==> flow/design.v <==
`timescale 1ns / 1ps
module booth(ldA, ldQ, ldM, clrA, clrQ, clrff, sftA, sftQ, addsub, decr, ldcnt, data_in,
    clk, qm1, eqz
    );
    input ldA, ldQ, ldM, clrA, clrQ, clrff, sftA, sftQ, addsub, clk;
    input [15:0] data_in;
    input decr, ldcnt;
    output qm1, eqz;
    wire [15:0] a, m, q, z;
    wire [4:0] count;
    assign eqz = ~|count;
    shiftreg AR (a, z, a[15], clk, ldA, clrA, sftA);
    shiftreg QR (q, data_in, a[0], clk, ldQ, clrQ, sftQ);
    dff QM1 (q[0], qm1, clk, clrff);
    PIPO MR (m, data_in, clk, ldM);
    ALU AS (z, a, m, addsub);
    counter CN (count, decr, ldcnt, clk);
endmodule
module shiftreg (data_out, data_in, s_in, clk, ld, clr, sft);
    input s_in, clk, ld, clr, sft;
    input [15:0] data_in;
    output reg [15:0] data_out;
    always @(posedge clk)
    begin
        if (clr) data_out <= 0;
        else if (ld) data_out <= data_in;
        else if (sft) data_out <= {s_in,data_out[15:1]};
    end
endmodule
module PIPO (data_out, data_in, clk, load);
    input [15:0] data_in;
    input load, clk;
    output reg [15:0] data_out;
    always @(posedge clk)
        if (load) data_out <= data_in;
endmodule 
module dff (d, q, clk, clr);
    input d, clk, clr;
    output reg q;
    always @(posedge clk)
        if (clr) q <= 0;
        else q <= d;
endmodule
module ALU (out, in1, in2, addsub);
    input [15:0] in1, in2;
    input addsub;
    output reg [15:0] out;
    always @(*)
        begin
        if (addsub == 0) out = in1 - in2;
        else out = in1 + in2;
        end
endmodule
module counter (data_out, decr, ldcnt, clk);
    input decr, clk;
    input ldcnt;
    output reg [4:0] data_out;
    always @(posedge clk)
        begin
        if (ldcnt) data_out <= 5'b10000;
        else if (decr) data_out <= data_out - 1;
        end
endmodule
module controller (ldA, clrA, sftA, ldQ, clrQ, sftQ, ldM, clrff, addsub, start,
                    decr, ldcnt, done, clk, q0, qm1,eqz);
    input clk, q0, qm1, start;
    output reg ldA, clrA, sftA, ldQ, clrQ, sftQ, ldM, clrff, addsub, decr, ldcnt, done, eqz;
    reg [2:0] state;
    parameter S0 = 3'b000,S1 = 3'b001,S2 = 3'b010,S3 = 3'b011,S4 = 3'b100,S5 = 3'b101,S6 = 3'b11;
    always @ (posedge clk)
        begin 
        case (state)
        S0 : if (start) state <= S1;
        S1 : state <= S2;
        S2 : #2 if ({q0,qm1} == 2'b01) state <= S3;
             else if ({q0,qm1} == 2'b10) state <= S4;
             else state <= S5;
        S3 : state <= S5;
        S4 : state <= S5;
        S5 : #2 if (({q0,qm1} == 2'b01) && !eqz) state <= S3;
             else if (({q0,qm1} == 2'b10) && !eqz) state <= S4;
             else if (eqz) state <= S6;
        S6 : state <= S6;
        default : state <= S0;
        endcase
        end
     always @ (posedge clk)
        begin 
        case (state)
        S0 : begin clrA = 0; ldA = 0; sftA = 0; clrQ = 0; ldQ = 0; 
                   sftQ = 0; ldM = 0; clrff = 0; done = 0; end
        S1 : begin clrA = 1; clrff = 1; ldcnt = 1; ldM = 1; end
        S2 : begin clrA = 0; clrff = 0; ldcnt = 0; ldM = 0; ldQ = 1; end
        S3 : begin ldA = 1; addsub = 1; ldQ = 0; sftA = 0; sftQ = 0; decr = 0; end
        S4 : begin ldA = 1; addsub = 0; ldQ = 0; sftA = 0; sftQ = 0; decr = 0; end
        S5 : begin sftA = 1; sftQ = 1; ldA = 0; ldQ = 0; decr = 1; end
        S6 : begin done = 1; end
        default : begin clrA =0; sftA = 0; ldQ = 0; sftQ = 0; end
        endcase
        end
endmodule
Step by step through the tools: booth
The steps from the RTL of booth to its reports follow in flow order.
Lines are those of the file above, counted from 1.
Operators: Yosys type, input widths -> output width; for muxes data width and select width s.
Library cell names are shortened.
A cell with - has no value.
Design
  design top: booth
  clock: clk
  standard-cell library: sky130hd
  library corner: tt_025C_1v80

Word-level counts
Counts by Yosys on the flattened word-level netlist (proc, flatten, opt, wreduce; memories kept). Register bits leave out memories and registers merged into their read ports (data or address). Print and check cells are left out. Cells with the same type and inputs are merged into one.
Storage and ports
  input port bits: 28
  register bits: 54
  output and inout bits: 2
  cells after elaboration: 18
Cells by class
  add/sub/neg operators: 3
  muxes and demuxes: 5
  reductions and logical operators: 4
Operators with widths (count)
  $mux 16: 4
  $add 16x16->16: 1
  $sub 16x16->16: 1
  $mux 15: 1
  $sub 5x1->5 const B: 1
  $reduce_or 5->1: 1
  $reduce_bool 2->1: 2
  $logic_not 1->1: 1

Depth
Depth = most cells in a row (Yosys ltp): at word level without a register or memory, in the mapped netlist without a sequential cell, where the memories' decode and read muxes count.
Logic depth
  depth after elaboration: 3
  ABC_AREA: 0
  depth in mapped cells: 13
  gate-level depth less buffers: 12

After synthesis
The flow's flattened synthesis, as Yosys stat reports it; memories are mapped. The netlist is that of the ABC_AREA named above (0 if unset); the other value can give another one.
Mapped netlist
  buffers: 17
  standard cells after synthesis: 350
  mapped flip-flops: 54
  chip area (Yosys): 3228.1 µm²
Cells by type
  dfxtp_1: count 38, total area 760.73 µm²
  edfxtp_1: count 16, total area 480.461 µm²
  ha_1: count 21, total area 262.752 µm²
  mux2i_1: count 25, total area 250.24 µm²
  a21oi_1: count 41, total area 205.197 µm²
  nor2_1: count 54, total area 202.694 µm²
  a211oi_1: count 17, total area 127.622 µm²
  xnor2_1: count 14, total area 122.618 µm²
  xor2_1: count 14, total area 122.618 µm²
  nor2b_1: count 9, total area 56.304 µm²
  a21o_1: count 6, total area 45.043 µm²
  clkbuf_1: count 12, total area 45.043 µm²
  nand2_1: count 11, total area 41.29 µm²
  nor3_1: count 7, total area 35.034 µm²
  inv_1: count 9, total area 33.782 µm²
  nor4b_1: count 3, total area 26.275 µm²
  o21ai_0: count 5, total area 25.024 µm²
  o211ai_1: count 3, total area 22.522 µm²
Other cell types: 30; their cells: 45.
The figures by module come from a second, unflattened synthesis with its own total; it is not the netlist above.
Unflattened totals
  cell total of the unflattened synthesis: 328
  area total of the unflattened synthesis: 3458.3 µm²
Each row is one instance without its submodules.
By module
  shiftreg: times used 2, cells 71, area 805.8 µm², seq. area 320.3 µm²
  ALU: times used 1, cells 143, area 1077.3 µm², seq. area 0.0 µm²
  PIPO: times used 1, cells 16, area 480.5 µm², seq. area 480.5 µm²
  counter: times used 1, cells 23, area 244.0 µm², seq. area 100.1 µm²
  dff: times used 1, cells 2, area 33.8 µm², seq. area 20.0 µm²
  booth: times used 1, cells 2, area 11.3 µm², seq. area 0.0 µm²

Timing after synthesis
OpenSTA on the mapped netlist: ideal clock, no wires. The path of least setup slack (recovery checks aside). Input and output delay are each 20% of the period. Register names are those of the netlist, which keeps one name where synthesis merged equal registers.
Timing path post-synthesis
  path kind: register -> register
  start point: register MR.data_out[8]
  end point: register AR.data_out[15]
  time at the first pin: 0.000 ns
  setup time: 0.121 ns
  stages on the path: 13
  delay of the path: 2.965 ns
  slack: 0.175 ns
  path buffers: 1
  period: 3.14 ns
  data required time: 3.019 ns
  arrival: 2.844 ns
  synthesis period reached: 2.965 ns
"delay of the path" = arrival - input delay + setup time.
"stages on the path": output pins that drive a net of the path, with the launching flip-flop's if there is one; two outputs of one cell count as two.
"synthesis period reached" = period - worst setup slack (recovery checks aside). The figure is calculated, with input and output delays left at 20% of the set period.
The rows between start and end are the longest chain of elaborated cells between them; the timing report does not say that the signal goes this way. Where chains are equally long, one stands for them.
A line is the first line of the expression or statement that the cell stems from. Yosys adds cells for indexed reads and writes and turns some case tables into memories.
A register here has more assigning lines than the two given.
Between the ends, post-synthesis
  cells stage by stage: edfxtp_1 -> or4_4 -> nor3_1 -> a21oi_1 -> xnor2_1 -> ha_1 -> clkbuf_1 -> nand4_1 -> nor3_1 -> o21a_1 -> o2111a_1 -> a21o_1 -> mux2_4
  cells in the longest elaborated chain: 3
Ends and longest elaborated chain, post-synthesis
  start: declaration: RTL line 33  | output reg [15:0] data_out;
  start: assignment: RTL line 35  | if (load) data_out <= data_in;
  $sub 16x16->16: RTL line 50  | if (addsub == 0) out = in1 - in2;
  $mux 16: RTL line 50
  $mux 16: RTL line 26  | else if (ld) data_out <= data_in;
  end: assignment: RTL line 26
  end: assignment: RTL line 27  | else if (sft) data_out <= {s_in,data_out[15:1]};
  end: declaration: RTL line 22  | output reg [15:0] data_out;

Timing after layout
From the final timing report of run B: the path of least setup slack in the routed layout; clock arrival at registers is part of the times.
Timing path post-layout
  path kind: input -> register
  start point: input addsub
  end point: register AR.data_out[14]
  stages on the path: 9
  data required time: 4.81 ns
  slack: 1.00 ns
  period: 4.6 ns
  path buffers: 1
  time at the first pin: 0.92 ns
  setup time: 0.10 ns
  input delay: 0.92 ns
  arrival: 3.81 ns
The rows between start and end are the longest chain of elaborated cells between them; the timing report does not say that the signal goes this way. Where chains are equally long, one stands for them.
A register here has more assigning lines than the two given.
Between the ends, post-layout
  cells stage by stage: clkdlybuf4s50_1 -> mux2_2 -> fa_1 -> a21oi_1 -> o211ai_1 -> o21a_1 -> a211oi_1 -> xor2_1 -> o21ai_0
  cells in the longest elaborated chain: 2
Ends and longest elaborated chain, post-layout
  start: declaration: RTL line 5  | input ldA, ldQ, ldM, clrA, clrQ, clrff, sftA, sftQ, addsub, clk;
  $mux 16: RTL line 50  | if (addsub == 0) out = in1 - in2;
  $mux 16: RTL line 26  | else if (ld) data_out <= data_in;
  end: assignment: RTL line 26
  end: assignment: RTL line 27  | else if (sft) data_out <= {s_in,data_out[15:1]};
  end: declaration: RTL line 22  | output reg [15:0] data_out;

==> runs of booth <==
Stored flow runs of booth (2 of them; Yosys, OpenROAD, sky130hd). They differ in their settings and are not a sequence. Constraints: input delay and output delay 20% of the set period each, output load 0.01 pF.
"achieved clock period (ns)" means the clock period less the worst setup slack. The figure is calculated, with input and output delays left at 20% of the set period.
"worst setup path time (ns)" is the time allowed to the run's worst setup path (the clock period less input and output delay, where it has them) less its slack. Clock arrival times count: a late capture clock shortens it, a late launch clock lengthens it.
By "finish__power__total" is meant OpenSTA's value without simulated activity: inputs other than the clock are taken to toggle once in ten clock periods, and the tool carries that through the logic.

Flow files of run A
==> flow/run.sh <==
#!/bin/bash
# the make line also repeats the synthesis and layout settings of config.mk as NAME=value (left out here)
make -C /OpenROAD-flow-scripts/flow DESIGN_CONFIG=/design/flow/config.mk WORK_HOME=/design/flow/orfs CLKGATE_MAP_FILE= finish
==> flow/config.mk <==
export PLATFORM = sky130hd
export DESIGN_NAME = booth
export DESIGN_NICKNAME = booth
export VERILOG_FILES = /design/flow/design.v
export SDC_FILE = /design/flow/constraint.sdc
export NUM_CORES = 4
export LEC_CHECK = 0
export CAP_MARGIN = 5
export CELL_PAD_IN_SITES_GLOBAL_PLACEMENT = 1
export CORE_ASPECT_RATIO = 0.58
export CORE_MARGIN = 2
export CORE_UTILIZATION = 64
export GPL_ROUTABILITY_DRIVEN = 0
export GPL_TIMING_DRIVEN = 0
export MAX_ROUTING_LAYER = met5
export MIN_ROUTING_LAYER = met1
export PLACE_DENSITY_LB_ADDON = 0.01
export SETUP_SLACK_MARGIN = 0.78
export SLEW_MARGIN = 20
==> flow/constraint.sdc <==
create_clock -name core_clock -period 4.23 [get_ports {clk}]
set_input_delay 0.8460 -clock core_clock [delete_from_list [all_inputs] [get_ports {clk}]]
set_output_delay 0.8460 -clock core_clock [all_outputs]
set_load 0.01 [all_outputs]

report of run A: did not finish, place, FLW-0024

Flow files of run B
==> flow/run.sh <==
#!/bin/bash
# the make line also repeats the synthesis and layout settings of config.mk as NAME=value (left out here)
make -C /OpenROAD-flow-scripts/flow DESIGN_CONFIG=/design/flow/config.mk WORK_HOME=/design/flow/orfs CLKGATE_MAP_FILE= finish
==> flow/config.mk <==
export PLATFORM = sky130hd
export DESIGN_NAME = booth
export DESIGN_NICKNAME = booth
export VERILOG_FILES = /design/flow/design.v
export SDC_FILE = /design/flow/constraint.sdc
export NUM_CORES = 4
export LEC_CHECK = 0
export CAP_MARGIN = 20
export CORE_MARGIN = 2
export CORE_UTILIZATION = 55
export GPL_TIMING_DRIVEN = 1
export MAX_ROUTING_LAYER = met4
export PLACE_DENSITY_LB_ADDON = 0.16
export SETUP_SLACK_MARGIN = 0.42
export SLEW_MARGIN = 10
==> flow/constraint.sdc <==
create_clock -name core_clock -period 4.6 [get_ports {clk}]
set_input_delay 0.9200 -clock core_clock [delete_from_list [all_inputs] [get_ports {clk}]]
set_output_delay 0.9200 -clock core_clock [all_outputs]
set_load 0.01 [all_outputs]

report of run B
yosys chip area after synthesis (um^2): 3228.1
finish__design__die__area: 6498.0
finish__design__instance__area__stdcell: 3627.2
finish__design__instance__utilization: 0.6507
finish__timing__setup__ws: 0.998
finish__timing__setup__tns: 0.000
finish__power__total: 1.270e-03
achieved clock period (ns): 3.602
worst setup path time (ns): 2.68
worst setup path kind: input -> register
